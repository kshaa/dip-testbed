==> flow/design.v <==
module main_flashes_and_blocks(
	input CLK,
	input flipper,
	input tick,
	input button_pressed,
	input [7:0] button_index,
	output [511:0] display
);
	reg r_indexes_changed = 0;
	reg [7:0] a_index = 9;
	parameter A_LEFT = 8;
	parameter A_RIGHT = 10;
	parameter A_UP = 1;
	parameter A_DOWN = 9;
	reg [7:0] b_index = 14;
	parameter B_LEFT = 11;
	parameter B_RIGHT = 13;
	parameter B_UP = 4;
	parameter B_DOWN = 12;
	always @(posedge CLK)
	begin
		if (button_pressed) begin
			if (button_index == A_LEFT && (a_index % 8) > 0) begin
				a_index <= a_index - 1;
			end else if (button_pressed && button_index == A_RIGHT && (a_index % 8) < 7) begin
				a_index <= a_index + 1;
			end else if (button_pressed && button_index == A_UP && (a_index / 8) > 0) begin
				a_index <= a_index - 8;
			end else if (button_pressed && button_index == A_DOWN && (a_index / 8) < 7) begin
				a_index <= a_index + 8;
			end else if (button_index == B_LEFT && (b_index % 8) > 0) begin
				b_index <= b_index - 1;
			end else if (button_pressed && button_index == B_RIGHT && (b_index % 8) < 7) begin
				b_index <= b_index + 1;
			end else if (button_pressed && button_index == B_UP && (b_index / 8) > 0) begin
				b_index <= b_index - 8;
			end else if (button_pressed && button_index == B_DOWN && (b_index / 8) < 7) begin
				b_index <= b_index + 8;
			end 
			r_indexes_changed <= 1;
		end else if (display_logic_changed) begin
			r_indexes_changed <= 0;
		end
	end
	wire display_logic_changed = tick || r_indexes_changed;
	reg [511:0] r_display = 0;  
	integer display_iterator = 0;
	always @(posedge CLK)
	begin
		for (display_iterator = 0; display_iterator < 64; display_iterator = display_iterator + 1)
			if (display_logic_changed) begin
				if (a_index == display_iterator) begin
					r_display[display_iterator * 8 +: 8] <= 8'b00111111;
				end else if (b_index == display_iterator) begin
					r_display[display_iterator * 8 +: 8] <= 8'b00010101;
				end else if (0 == display_iterator && flipper) begin
					r_display[display_iterator * 8 +: 8] <= 8'b00110000;
				end else if (7 == display_iterator && flipper) begin
					r_display[display_iterator * 8 +: 8] <= 8'b00001100;
				end else if (56 == display_iterator && flipper) begin
					r_display[display_iterator * 8 +: 8] <= 8'b00000011;
				end else begin
					r_display[display_iterator * 8 +: 8] <= 8'b00000000;
				end
			end
	end
	assign display = r_display;
endmodule
Step by step through the tools: main_flashes_and_blocks
What the tools print for main_flashes_and_blocks, step after step.
Lines are those of the file above, counted from 1.
Operators: Yosys type, input widths -> output width; for muxes data width and select width s.
Library cell names are shortened.
{"block": "inputs", "top": "main_flashes_and_blocks", "clock_port": "CLK", "library": "sky130hd", "corner": "tt_025C_1v80"}

Elaborated design
Counts by Yosys on the flattened word-level netlist (proc, flatten, opt, wreduce; memories kept). Register bits leave out memories and registers merged into their read ports (data or address). Print and check cells are left out. Cells with the same type and inputs are merged into one.
{"block": "bits", "clocked_rd_ports_x_width": 0, "mem_bits_ro": 0, "output_inout_bits": 512, "elab_cells": 323, "n_memories": 0, "latchBits": 0, "register_bits": 529, "mem_bits_rw": 0}
{"block": "op_classes", "add_sub_neg": 8, "logic": 4, "n_mul": 0, "n_cmp": 8, "mux": 75, "div": 0, "shift": 0, "n_reduce_logical": 24, "eq_ne": 134}
{"block": "ops", "operator": "$eq 8x6->1 const B", "count": 64}
{"block": "ops", "operator": "$mux 5", "count": 61}
{"block": "ops", "operator": "$eq 8x5->1 const B", "count": 32}
{"block": "ops", "operator": "$eq 8x4->1 const B", "count": 22}
{"block": "ops", "operator": "$eq 8x3->1 const B", "count": 9}
{"block": "ops", "operator": "$mux 8", "count": 8}
{"block": "ops", "operator": "$eq 8x2->1 const B", "count": 4}
{"block": "ops", "operator": "$eq 8x1->1 const B", "count": 3}
{"block": "ops", "operator": "$add 8x1->8 const B", "count": 2}
{"block": "ops", "operator": "$sub 8x1->8 const B", "count": 2}
{"block": "ops", "operator": "$add 8x4->8 const B", "count": 2}
{"block": "ops", "operator": "$sub 8x4->8 const B", "count": 2}
{"block": "ops", "operator": "$logic_not 8->1", "count": 2}
{"block": "ops", "operator": "$logic_and 1x1->1", "count": 14}
{"block": "ops", "operator": "$mux 6", "count": 2}
{"block": "ops", "operator": "$gt 5x1->1 const B", "count": 2}
{"block": "ops", "operator": "$lt 5x3->1 const B", "count": 2}
{"block": "ops", "operator": "$reduce_bool 4->1", "count": 2}
{"block": "ops", "operator": "$mux 4", "count": 2}
{"block": "ops", "operator": "$reduce_or 2->1", "count": 3}
{"block": "ops", "operator": "$gt 3x1->1 const B", "count": 2}
{"block": "ops", "operator": "$lt 3x3->1 const B", "count": 2}
{"block": "ops", "operator": "$reduce_and 6->1", "count": 1}
{"block": "ops", "operator": "$not 1->1", "count": 4}
{"block": "ops", "operator": "$mux 2", "count": 2}
{"block": "ops", "operator": "$reduce_and 2->1", "count": 1}
{"block": "ops", "operator": "$logic_or 1x1->1", "count": 1}

Depth
Yosys ltp: most cells in a row. Word level: on the elaborated netlist, between registers, memories and ports. Mapped: between sequential cells and ports; inverters and the memories' decode and read muxes count.
{"block": "logic_depth", "ltp_word": 7, "ABC_AREA": 0, "depth_mapped": 8, "mapped_depth_nobuf": 7}

Synthesis result
The flow's flattened synthesis, as Yosys stat reports it; memories are mapped. The netlist is that of the ABC_AREA named above (0 if unset); the other value can give another one.
Totals and module areas in this step are rounded.
{"block": "synth_totals", "cell_count": 893, "flip_flops": 151, "yosys_area_um2": 9470, "buffers": 408, "seq_area_um2": 4520}
{"block": "by_type", "type": "edfxtp_1", "count": 150, "type_area_um2": 4504.32}
{"block": "by_type", "type": "buf_4", "count": 378, "type_area_um2": 2.84E+03}
{"block": "by_type", "type": "o22ai_1", "count": 67, "type_area_um2": 419.152}
{"block": "by_type", "type": "nor2_1", "count": 85, "type_area_um2": 319.056}
{"block": "by_type", "type": "ha_1", "count": 15, "type_area_um2": 187.68}
{"block": "by_type", "type": "nand2_1", "count": 34, "type_area_um2": 127.622}
{"block": "by_type", "type": "clkbuf_1", "count": 29, "type_area_um2": 108.854}
{"block": "by_type", "type": "nand3_1", "count": 19, "type_area_um2": 95.091}
{"block": "by_type", "type": "xnor2_1", "count": 7, "type_area_um2": 61.309}
{"block": "by_type", "type": "mux2i_1", "count": 6, "type_area_um2": 60.058}
{"block": "by_type", "type": "inv_1", "count": 12, "type_area_um2": 45.043}
{"block": "by_type", "type": "o21ai_0", "count": 9, "type_area_um2": 45.043}
{"block": "by_type", "type": "xor2_1", "count": 5, "type_area_um2": 43.792}
{"block": "by_type", "type": "a21oi_1", "count": 7, "type_area_um2": 35.034}
{"block": "by_type", "type": "nor3_1", "count": 7, "type_area_um2": 35.034}
{"block": "by_type", "type": "nand3b_1", "count": 4, "type_area_um2": 30.029}
{"block": "by_type", "type": "a221oi_1", "count": 3, "type_area_um2": 26.275}
{"block": "by_type", "type": "nand4_2", "count": 2, "type_area_um2": 25.024}
Not listed: further types 39, cells in them 54.

Path before layout
Path of least setup slack by OpenSTA after synthesis, without wires, with an ideal clock, recovery checks aside; 20% of the period is set as input and as output delay. Where synthesis merged equal registers, the netlist keeps one of their names.
{"block": "synth_path", "kind": "input to register", "start": "input tick", "end": "register r_display[100]", "clock_period_ns": 3.1, "t_required_ns": 2.663, "input_delay_ns": 0.620, "path_stages": 1, "delay_ns": 2.090, "t_arrival_ns": 2.273, "n_path_buf": 0, "slack_ns": 0.390, "synth_period_reached_ns": 2.71}
"delay_ns" is the arrival time less input delay plus setup time.
"path_stages" counts driving pins, that of a launching flip-flop among them; a cell with two outputs on the path counts twice.
"synth_period_reached_ns" is the clock period less the worst setup slack; recovery checks do not enter. This is arithmetic on one report: input and output delays are still those of the set period (20% each).
The rows between start and end are the longest chain of elaborated cells between them; the timing report does not say that the signal goes this way. Where chains are equally long, one stands for them.
Each line given opens the expression or statement behind the cell; cells for indexed reads and writes are added by Yosys, which also makes memories of some case tables.
At most two assigning lines are given for a register; there are more.
{"block": "synth_between", "path_cell_list": "or2_2", "elab_chain_len": 1, "cells_between": 1, "cone_lines": 1}
{"block": "synth_rtl", "item": "start: declaration", "line_no": 4, "text": "input tick,"}
{"block": "synth_rtl", "item": "$logic_or 1x1->1", "line_no": 45, "text": "wire display_logic_changed = tick || r_indexes_changed;"}
{"block": "synth_rtl", "item": "end: assignment", "line_no": 53, "text": "r_display[display_iterator * 8 +: 8] <= 8'b00111111;"}
{"block": "synth_rtl", "item": "end: assignment", "line_no": 55, "text": "r_display[display_iterator * 8 +: 8] <= 8'b00010101;"}
{"block": "synth_rtl", "item": "end: declaration", "line_no": 46, "text": "reg [511:0] r_display = 0;"}

Timing after layout
From the final timing report of flow run 1: the path of least setup slack in the routed layout; clock arrival at registers is part of the times.
{"block": "layout_path", "kind": "register to register", "start": "register a_index[3]", "end": "register b_index[7]", "path_stages": 7, "t_required_ns": 1.82, "slack_ns": -0.32, "n_path_buf": 0, "t_arrival_ns": 2.14, "clock_period_ns": 1.72}
The rows between start and end are the longest chain of elaborated cells between them; the timing report does not say that the signal goes this way. Where chains are equally long, one stands for them.
At most two assigning lines are given for a register; there are more.
{"block": "layout_between", "path_cell_list": "edfxtp_1 clkinv_4 ha_4 or4b_4 nand4_4 o211ai_1 nor2_2", "elab_chain_len": 4, "cells_between": 7, "cone_lines": 2}
{"block": "layout_rtl", "item": "start: declaration", "line_no": 10, "text": "reg [7:0] a_index = 9;"}
{"block": "layout_rtl", "item": "start: assignment", "line_no": 24, "text": "a_index <= a_index - 1;"}
{"block": "layout_rtl", "item": "start: assignment", "line_no": 26, "text": "a_index <= a_index + 1;"}
{"block": "layout_rtl", "item": "$gt 5x1->1", "line_no": 27, "text": "end else if (button_pressed && button_index == A_UP && (a_index / 8) > 0) begin"}
{"block": "layout_rtl", "item": "$logic_and 1x1->1", "line_no": 27}
{"block": "layout_rtl", "item": "$not 1->1"}
{"block": "layout_rtl", "item": "$reduce_and 6->1"}
{"block": "layout_rtl", "item": "end: assignment", "line_no": 32, "text": "b_index <= b_index - 1;"}
{"block": "layout_rtl", "item": "end: assignment", "line_no": 34, "text": "b_index <= b_index + 1;"}
{"block": "layout_rtl", "item": "end: declaration", "line_no": 15, "text": "reg [7:0] b_index = 14;"}

Design main_flashes_and_blocks on sky130hd. What follows are 2 stored runs of the flow, each under its own settings; their order means nothing. The constraints put input and output delay at 20% of the set period each and load the outputs with 0.01 pF.
"achievedPeriod_ns" = clock period - worst setup slack. The figure is calculated, with input and output delays left at 20% of the set period.
"worst_path_time_ns" means the part of the period allowed to the worst setup path (the constraints hold back 20% at inputs and 20% at outputs) less its slack; where the path has registers, the arrival times of their clocks count too.
"total_power_w" is the tool's figure for a default switching activity; nothing was simulated.
The measured numbers are rounded.

Flow run 1
==> flow/run.sh <==
#!/bin/bash
# the make line also repeats the synthesis and layout settings of config.mk as NAME=value (left out here)
make -C /OpenROAD-flow-scripts/flow DESIGN_CONFIG=/design/flow/config.mk WORK_HOME=/design/flow/orfs CLKGATE_MAP_FILE= finish
==> flow/config.mk <==
export PLATFORM = sky130hd
export DESIGN_NAME = main_flashes_and_blocks
export DESIGN_NICKNAME = main_flashes_and_blocks
export VERILOG_FILES = /design/flow/design.v
export SDC_FILE = /design/flow/constraint.sdc
export NUM_CORES = 4
export LEC_CHECK = 0
export CAP_MARGIN = 20
export CORE_MARGIN = 2
export CORE_UTILIZATION = 40
export SLEW_MARGIN = 20
==> flow/constraint.sdc <==
create_clock -name core_clock -period 1.72 [get_ports {CLK}]
set_input_delay 0.3440 -clock core_clock [delete_from_list [all_inputs] [get_ports {CLK}]]
set_output_delay 0.3440 -clock core_clock [all_outputs]
set_load 0.01 [all_outputs]

==> results of flow run 1, as JSON <==
{
  "synthesis_area_um2": 9470,
  "die_footprint_um2": 24900,
  "finalCellArea_um2": 13500,
  "utilization_pct": 57.7,
  "fin_ws_ns": -0.320,
  "tns_ns": -3.86,
  "final_hold_ws_ns": 0.508,
  "total_power_w": 0.00927,
  "achievedPeriod_ns": 2.040,
  "worst_path_time_ns": 2.04,
  "worst_path_kind": "register to register"
}

Flow run 2
==> flow/run.sh <==
#!/bin/bash
# the make line also repeats the synthesis and layout settings of config.mk as NAME=value (left out here)
make -C /OpenROAD-flow-scripts/flow DESIGN_CONFIG=/design/flow/config.mk WORK_HOME=/design/flow/orfs CLKGATE_MAP_FILE= finish
==> flow/config.mk <==
export PLATFORM = sky130hd
export DESIGN_NAME = main_flashes_and_blocks
export DESIGN_NICKNAME = main_flashes_and_blocks
export VERILOG_FILES = /design/flow/design.v
export SDC_FILE = /design/flow/constraint.sdc
export NUM_CORES = 4
export LEC_CHECK = 0
export ABC_AREA = 1
export CAP_MARGIN = 20
export CORE_ASPECT_RATIO = 0.68
export CORE_MARGIN = 2
export CORE_UTILIZATION = 45
export CTS_CLUSTER_DIAMETER = 205
export CTS_CLUSTER_SIZE = 81
export GPL_TIMING_DRIVEN = 0
export PLACE_DENSITY_LB_ADDON = 0.16
export SLEW_MARGIN = 35
export TNS_END_PERCENT = 30
==> flow/constraint.sdc <==
create_clock -name core_clock -period 1.71 [get_ports {CLK}]
set_input_delay 0.3420 -clock core_clock [delete_from_list [all_inputs] [get_ports {CLK}]]
set_output_delay 0.3420 -clock core_clock [all_outputs]
set_load 0.01 [all_outputs]

==> results of flow run 2, as JSON <==
{
  "synthesis_area_um2": 10100,
  "die_footprint_um2": 23600,
  "finalCellArea_um2": 15800,
  "utilization_pct": 71.4,
  "fin_ws_ns": -0.070,
  "tns_ns": -0.527,
  "final_hold_ws_ns": 0.261,
  "total_power_w": 0.00951,
  "achievedPeriod_ns": 1.780,
  "worst_path_time_ns": 1.78,
  "worst_path_kind": "register to register"
}
